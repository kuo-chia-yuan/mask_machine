==> flow/design.v <==
module clock_divider (clk_div, clk);
    parameter n = 15;
    input clk;
    output clk_div;
    reg [n-1:0] num;
    wire [n-1:0] next_num;
    always @(posedge clk) begin
        num = next_num;
    end
    assign next_num = num + 1;
    assign clk_div = num[n-1];
endmodule
module lab5(clk, rst, money_5, money_10, cancel, check,
count_down, LED, DIGIT, DISPLAY);
    input clk;
    input rst;
    input money_5;
    input money_10;
    input cancel;
    input check;
    input count_down;
    output [15:0] LED;
    output [3:0] DIGIT;
    output [6:0] DISPLAY;
    wire clk_div13;
    wire clk_div16;
    wire clk_div27;
    clock_divider #(13) m11(clk_div13, clk);
    clock_divider #(16) m12(clk_div16, clk);
    clock_divider #(27) m13(clk_div27, clk);
    wire money_5_;
    wire money_10_;
    wire cancel_;
    wire count_down_;
    wire check_;
    wire money_5_temp;
    wire money_10_temp;
    wire cancel_temp;
    wire count_down_temp;
    wire check_temp;
    debounce m1(.pb_debounced(money_5_), .pb(money_5), .clk(clk_div16));
    debounce m2(.pb_debounced(money_10_), .pb(money_10), .clk(clk_div16));
    debounce m3(.pb_debounced(cancel_), .pb(cancel), .clk(clk_div16));
    debounce m4(.pb_debounced(count_down_), .pb(count_down), .clk(clk_div16));
    debounce m5(.pb_debounced(check_), .pb(check), .clk(clk_div16));
    onepulse m6(.rst(rst), .clk(clk_div16), .pb_debounced(money_5_), .pb_1pulse(money_5_temp));
    onepulse m7(.rst(rst), .clk(clk_div16), .pb_debounced(money_10_), .pb_1pulse(money_10_temp));
    onepulse m8(.rst(rst), .clk(clk_div16), .pb_debounced(cancel_), .pb_1pulse(cancel_temp));
    onepulse m9(.rst(rst), .clk(clk_div16), .pb_debounced(count_down_), .pb_1pulse(count_down_temp));
    onepulse m10(.rst(rst), .clk(clk_div16), .pb_debounced(check_), .pb_1pulse(check_temp));
    reg [3:0] value;
    reg [3:0] value1;
    reg [3:0] value2;
    reg [3:0] value3;
    reg [3:0] value4;
    reg [6:0] DISPLAY_temp;
    reg [3:0] DIGIT_temp;
    always @(posedge clk_div16) begin
        case (DIGIT_temp)
            4'b0111: begin
                value = value1;
                DIGIT_temp = 4'b1110;
            end
            4'b1110: begin
                value = value2;
                DIGIT_temp = 4'b1101;
            end
            4'b1101: begin
                value = value3;
                DIGIT_temp = 4'b1011;
            end
            4'b1011: begin
                value = value4;
                DIGIT_temp = 4'b0111;
            end
            default: begin
                DIGIT_temp = 4'b0111;
            end
        endcase
    end
    always @* begin
        case (value)
            4'd0: DISPLAY_temp = 7'b1000000;
            4'd1: DISPLAY_temp = 7'b1111001;
            4'd2: DISPLAY_temp = 7'b0100100;
            4'd3: DISPLAY_temp = 7'b0110000;
            4'd4: DISPLAY_temp = 7'b0011001;
            4'd5: DISPLAY_temp = 7'b0010010;
            4'd6: DISPLAY_temp = 7'b0000010;
            4'd7: DISPLAY_temp = 7'b1111000;
            4'd8: DISPLAY_temp = 7'b0000000;
            4'd9: DISPLAY_temp = 7'b0010000;
            4'd10: DISPLAY_temp = 7'b0100000;
            4'd11: DISPLAY_temp = 7'b0101011;
            4'd12: DISPLAY_temp = 7'b0100001;
            4'd13: DISPLAY_temp = 7'b0010001; 
        endcase
    end
    reg clk_temp;
    reg [2:0] state;
    integer flag1 = 0;
    reg [3:0] value1_temp;
    reg [3:0] value2_temp;
    reg [3:0] value3_temp;
    reg [3:0] value4_temp;
    reg [7:0] temp;
    always @* begin
        if(state == 3'd0 || state == 3'd1 || state == 3'd2)begin
            clk_temp = clk_div16;
        end
        else if(state == 3'd3 || state == 3'd4)begin
            clk_temp = clk_div27;
        end
        else begin
            clk_temp = clk_div27;
        end
    end
    reg [15:0] led = 16'b0000000000000000;
    reg [7:0] max;
    reg [15:0] bonus;
    always @(posedge clk_temp or posedge rst)begin
        if(rst == 1)begin
            value1 = 4'd0;
            value2 = 4'd0;
            value3 = 4'd0;
            value4 = 4'd0;
            led = 16'b0000000000000000;
            state = 3'd0;
        end
        else if(state == 3'd0)begin
            value1 = 4'd0;
            value2 = 4'd0;
            value3 = 4'd0;
            value4 = 4'd0;
            led = 16'b0000000000000000;
            state = 3'd1;
            max = 4'd0;
        end
        else if(state == 3'd1)begin
            if(money_5_temp == 1)begin
                if(value1 == 4'd0 && value2 == 4'd5)begin
                    value1 = value1;
                    value2 = value2;
                    value3 = value3;
                    value4 = value4;
                end
                else if(value1 == 4'd5)begin
                    value1 = 4'd0;
                    value2 = value2 + 4'd1;
                    if(value3 < 4'd9)begin
                        value3 = value3 + 4'd1;
                    end
                    else begin
                        value3 = value3;
                    end
                    value4 = value4;
                end
                else if(value1 == 4'd0)begin
                    value1 = 4'd5;
                    if(value3 < 4'd9)begin
                        value3 = value3 + 4'd1;
                    end
                    else begin
                        value3 = value3;
                    end
                end
                else begin
                    value3 = value3;
                end
            end
            else if(money_10_temp == 1)begin
                if((value1 == 4'd5 && value2 == 4'd4) || (value1 == 4'd0 && value2 == 4'd5))begin
                    value1 = 4'd0;
                    value2 = 4'd5;
                end
                else begin
                    value2 = value2 + 4'd1;
                    if(value3 == 4'd9)begin
                        value3 = value3;
                    end
                    else if(value3 == 4'd8)begin
                        value3 = value3 + 4'd1;
                    end
                    else if(value3 < 4'd8)begin
                        value3 = value3 + 4'd2;
                    end
                    else begin
                        value3 = value3;
                    end
                end
            end
            if(cancel_temp == 1 && (value1 > 4'd0 || value2 > 4'd0))begin
                state = 3'd4;
                value3 = 4'd0;
                value4 = 4'd0;
            end
            else if(check_temp == 1 && (value1 > 4'd0 || value2 > 4'd0))begin
                state = 3'd2;
                max = value3;
                bonus = 16'd0;
            end
            else begin
                state = 3'd1;
            end
        end
        else if(state == 3'd2)begin
            if(count_down_temp == 1)begin
                value3 = value3 - 4'd1;
                if(value3 == 4'd0)begin
                    value3 = max;
                end
                bonus = 16'd0;
            end
            else if(cancel_temp)begin
                state = 3'd4;
                value3 = 4'd0;
                value4 = 4'd0;
            end
            else if(check_temp)begin
                state = 3'd3;
                if(value2 == 4'd5)begin
                    max = 50;
                end
                else begin
                    max = max * 5;
                end
                temp = value3 * 5;
                temp = max - temp;
                value1_temp = temp % 10;
                value2_temp = temp / 10;
                value3_temp = value3;
                value4_temp = value4;
            end
            else begin
                if(bonus < 8192)begin
                    bonus = bonus + 16'd1;
                end
                else begin
                    state = 3'd4;
                    value3 = 4'd0;
                    value4 = 4'd0;
                end
            end
        end
        else if(state == 3'd3)begin
            if(led == 16'b0000000000000000 && flag1 < 4)begin
                led = 16'b1111111111111111;
                flag1 = flag1 + 1;
            end
            else if(led == 16'b1111111111111111 && flag1 < 4)begin
                led = 16'b0000000000000000;
            end
            else begin
                flag1 = flag1;
            end
            if(flag1 < 4)begin
                value4 = 4'd10;
                value3 = 4'd11;
                value2 = 4'd12;
                value1 = 4'd13;
            end
            else if(flag1 == 4)begin
                led = 16'b0000000000000000;
                flag1 = 0;
                state = 3'd4;
                value1 = value1_temp;
                value2 = value2_temp;
                value3 = 4'd0;
                value4 = 4'd0;
            end
            else begin
                state = state;
            end
        end
        else if(state == 3'd4)begin
            value3 = 4'd0;
            value4 = 4'd0;
            if(value2 >= 4'd1)begin
                value2 = value2 - 4'd1;
            end
            else if(value2 == 4'd0 && value1 == 4'd5)begin
                value1 = 4'd0;
            end
            else if(value1 == 4'd0 && value2 == 4'd0)begin
                state = 3'd0;
            end
            else begin
                value2 = value2;
            end
        end
        else begin
            state = state;
        end
    end
    assign DISPLAY = DISPLAY_temp;
    assign DIGIT = DIGIT_temp;
    assign LED = led;
endmodule
# [From RTL to reports: clock_divider]
# The steps from the RTL of clock_divider to its reports follow in flow order.
# Line numbers count from 1 in the design file above.
# Cell names lack the library's common part.
# A cell with n/a has no value.
[inputs] top_module="clock_divider" clk_port="clk" lib="sky130hd" corner="tt_025C_1v80"

# [Elaborated design]
# Counts by Yosys on the flattened word-level netlist (proc, flatten, opt, wreduce; memories kept). Register bits leave out memories and registers merged into their read ports (data or address); mux counts leave out enables and synchronous resets folded into registers. Print and check cells are left out. Cells with the same type and inputs are merged into one.
[word_totals] regBits=15 in_bits=1 out_inout_bits=1 word_cells=2
[classes] addsub=1
[ops] cell="adder 15 x 1 -> 15 bit with constant B" count=1

# [Longest topological paths]
# Depth = most cells in a row (Yosys ltp): at word level without a register or memory, in the mapped netlist without a sequential cell, where the memories' decode and read muxes count.
[depth] word_depth=1 ABC_AREA=0 ltp_mapped=4 mapped_depth_nobuf=4

# [Synthesis result]
# Source: synth_stat.txt of the flow (Yosys; design flattened, memories mapped). It holds for the ABC_AREA given above (unset counts as 0); a run with the other value may have another netlist.
# Totals and module areas in this step are rounded.
[types] cell="dfxtp_1" count=15 type_area_um2=300.288
[types] cell="xor2_1" count=8 type_area_um2=70.067
[types] cell="xnor2_1" count=5 type_area_um2=43.792
[types] cell="nand3_1" count=5 type_area_um2=25.024
[types] cell="nor3_1" count=5 type_area_um2=25.024
[types] cell="nand4_4" count=1 type_area_um2=21.27
[types] cell="nand4_1" count=3 type_area_um2=18.768
[types] cell="inv_1" count=4 type_area_um2=15.014
[types] cell="nand2_1" count=4 type_area_um2=15.014
[types] cell="ha_1" count=1 type_area_um2=12.512
[types] cell="nor4_2" count=1 type_area_um2=12.512
[types] cell="nor2_1" count=3 type_area_um2=11.261
[types] cell="nor4_1" count=1 type_area_um2=6.256
[synth_totals] cell_count=56 synth_area_um2=580 seq_area_um2=300 flip_flops=15 buf_cells=0

# [Worst setup path after synthesis]
# Path of least setup slack by OpenSTA after synthesis, without wires, with an ideal clock, recovery checks aside; 20% of the period is set as input and as output delay. Where synthesis merged equal registers, the netlist keeps one of their names.
[synth_path] path_kind="reg2reg" startpoint="register num[0]" endpoint="register num[14]" tclk_ps=1280 setup_time_ps=72 t_first_pin_ps=0 arrival_ps=1190 required_time_ps=1208 setup_slack_ps=19 path_delay_ps=1262 stages=5 path_buffers=0 period_less_setup_slack_ps=1261
# "path_delay_ps" = arrival - input delay + setup time.
# "stages" counts driving pins, that of a launching flip-flop among them; a cell with two outputs on the path counts twice.
# "period_less_setup_slack_ps" is the clock period less the worst setup slack; recovery checks do not enter. This is arithmetic on one report: input and output delays are still those of the set period (20% each).
# Between the ends stands the longest chain of elaborated cells between them, by number of cells; it is not shown to be the way that was timed. Of several equally long chains one is given.
# A line is the first line of the expression or statement that the cell stems from. Yosys adds cells for indexed reads and writes and turns some case tables into memories.
[synth_via] cell_sequence="dfxtp_1 > ha_1 > nand4_4 > nor4_2 > xor2_1" elab_chain_len=1 cone_cells=1 lines_between=1 classes_between="add/sub (1)"
[synth_rtl] element="start: declaration" line=5 text="reg [n-1:0] num;"
[synth_rtl] element="start: assignment" line=8 text="num = next_num;"
[synth_rtl] element="adder 15 x 1 -> 15 bit" line=10 text="assign next_num = num + 1;"
[synth_rtl] element="end: assignment" line=8
[synth_rtl] element="end: declaration" line=5

# [Worst path after layout]
# From the final timing report of run 1: the path of least setup slack in the routed layout; clock arrival at registers is part of the times.
# The report prints the path's times to 10 ps; the period is as set.
[layout_path] path_kind="reg2reg" startpoint="register num[1]" endpoint="register num[14]" tclk_ps=1500 setup_time_ps=60 t_first_pin_ps=280 arrival_ps=1560 required_time_ps=1720 setup_slack_ps=150 stages=5 path_buffers=0
# Between the ends stands the longest chain of elaborated cells between them, by number of cells; it is not shown to be the way that was timed. Of several equally long chains one is given.
[layout_via] cell_sequence="dfxtp_1 > ha_1 > nand4_4 > nor4_2 > xor2_1" elab_chain_len=1 cone_cells=1 lines_between=1 classes_between="add/sub (1)"
[layout_rtl] element="start: declaration" line=5 text="reg [n-1:0] num;"
[layout_rtl] element="start: assignment" line=8 text="num = next_num;"
[layout_rtl] element="adder 15 x 1 -> 15 bit" line=10 text="assign next_num = num + 1;"
[layout_rtl] element="end: assignment" line=8
[layout_rtl] element="end: declaration" line=5

# Record of 2 stored runs of the RTL-to-layout flow on clock_divider, platform sky130hd. The runs are unordered. Constraints: input delay and output delay 20% of the set period each, output load 0.01 pF.
# "clock_period_reached_ps" is the run's clock period less its worst setup slack. It is reckoned from that one timing run; input and output delays stay at 20% of the period that was set.
# "timing.worst_path_ps" = time allowed to the worst setup path (clock period - input delay - output delay, where it has them) - its slack; a late launch clock adds to it, a late capture clock takes from it.
# "power_uw": no workload was simulated; the value follows from the tool's default switching activity.
# "timing.worst_path_ps" is known to 10 ps.
# The measured numbers are rounded.
run="run 1" settings period_ns=1.5 CORE_UTILIZATION=39 PLACE_DENSITY_LB_ADDON=0.11 CORE_MARGIN=3 TNS_END_PERCENT=40 CTS_CLUSTER_SIZE=89 SLEW_MARGIN=20 MIN_ROUTING_LAYER="met1" CAP_MARGIN=20
run="run 1" results clock_period_reached_ps=1346 hold_worst_slack_ps=460 total_die_area_um2=2000 ys_area_um2=580 power_uw=620 setupTns_ps=0 worst_setup_slack_ps=150 layout_utilization_frac=0.48 post_route_stdcell_area_um2=640 timing.worst_path_ps=1350 critical_path_kind="reg2reg"
run="run 2" settings period_ns=1.53 SETUP_SLACK_MARGIN=0.0 CAP_MARGIN=20 CORE_MARGIN=2 CORE_UTILIZATION=40 SLEW_MARGIN=20
run="run 2" results power_uw=610 hold_worst_slack_ps=430 clock_period_reached_ps=1342 ys_area_um2=580 layout_utilization_frac=0.48 setupTns_ps=0 worst_setup_slack_ps=190 total_die_area_um2=1800 timing.worst_path_ps=1340 critical_path_kind="reg2reg" post_route_stdcell_area_um2=630
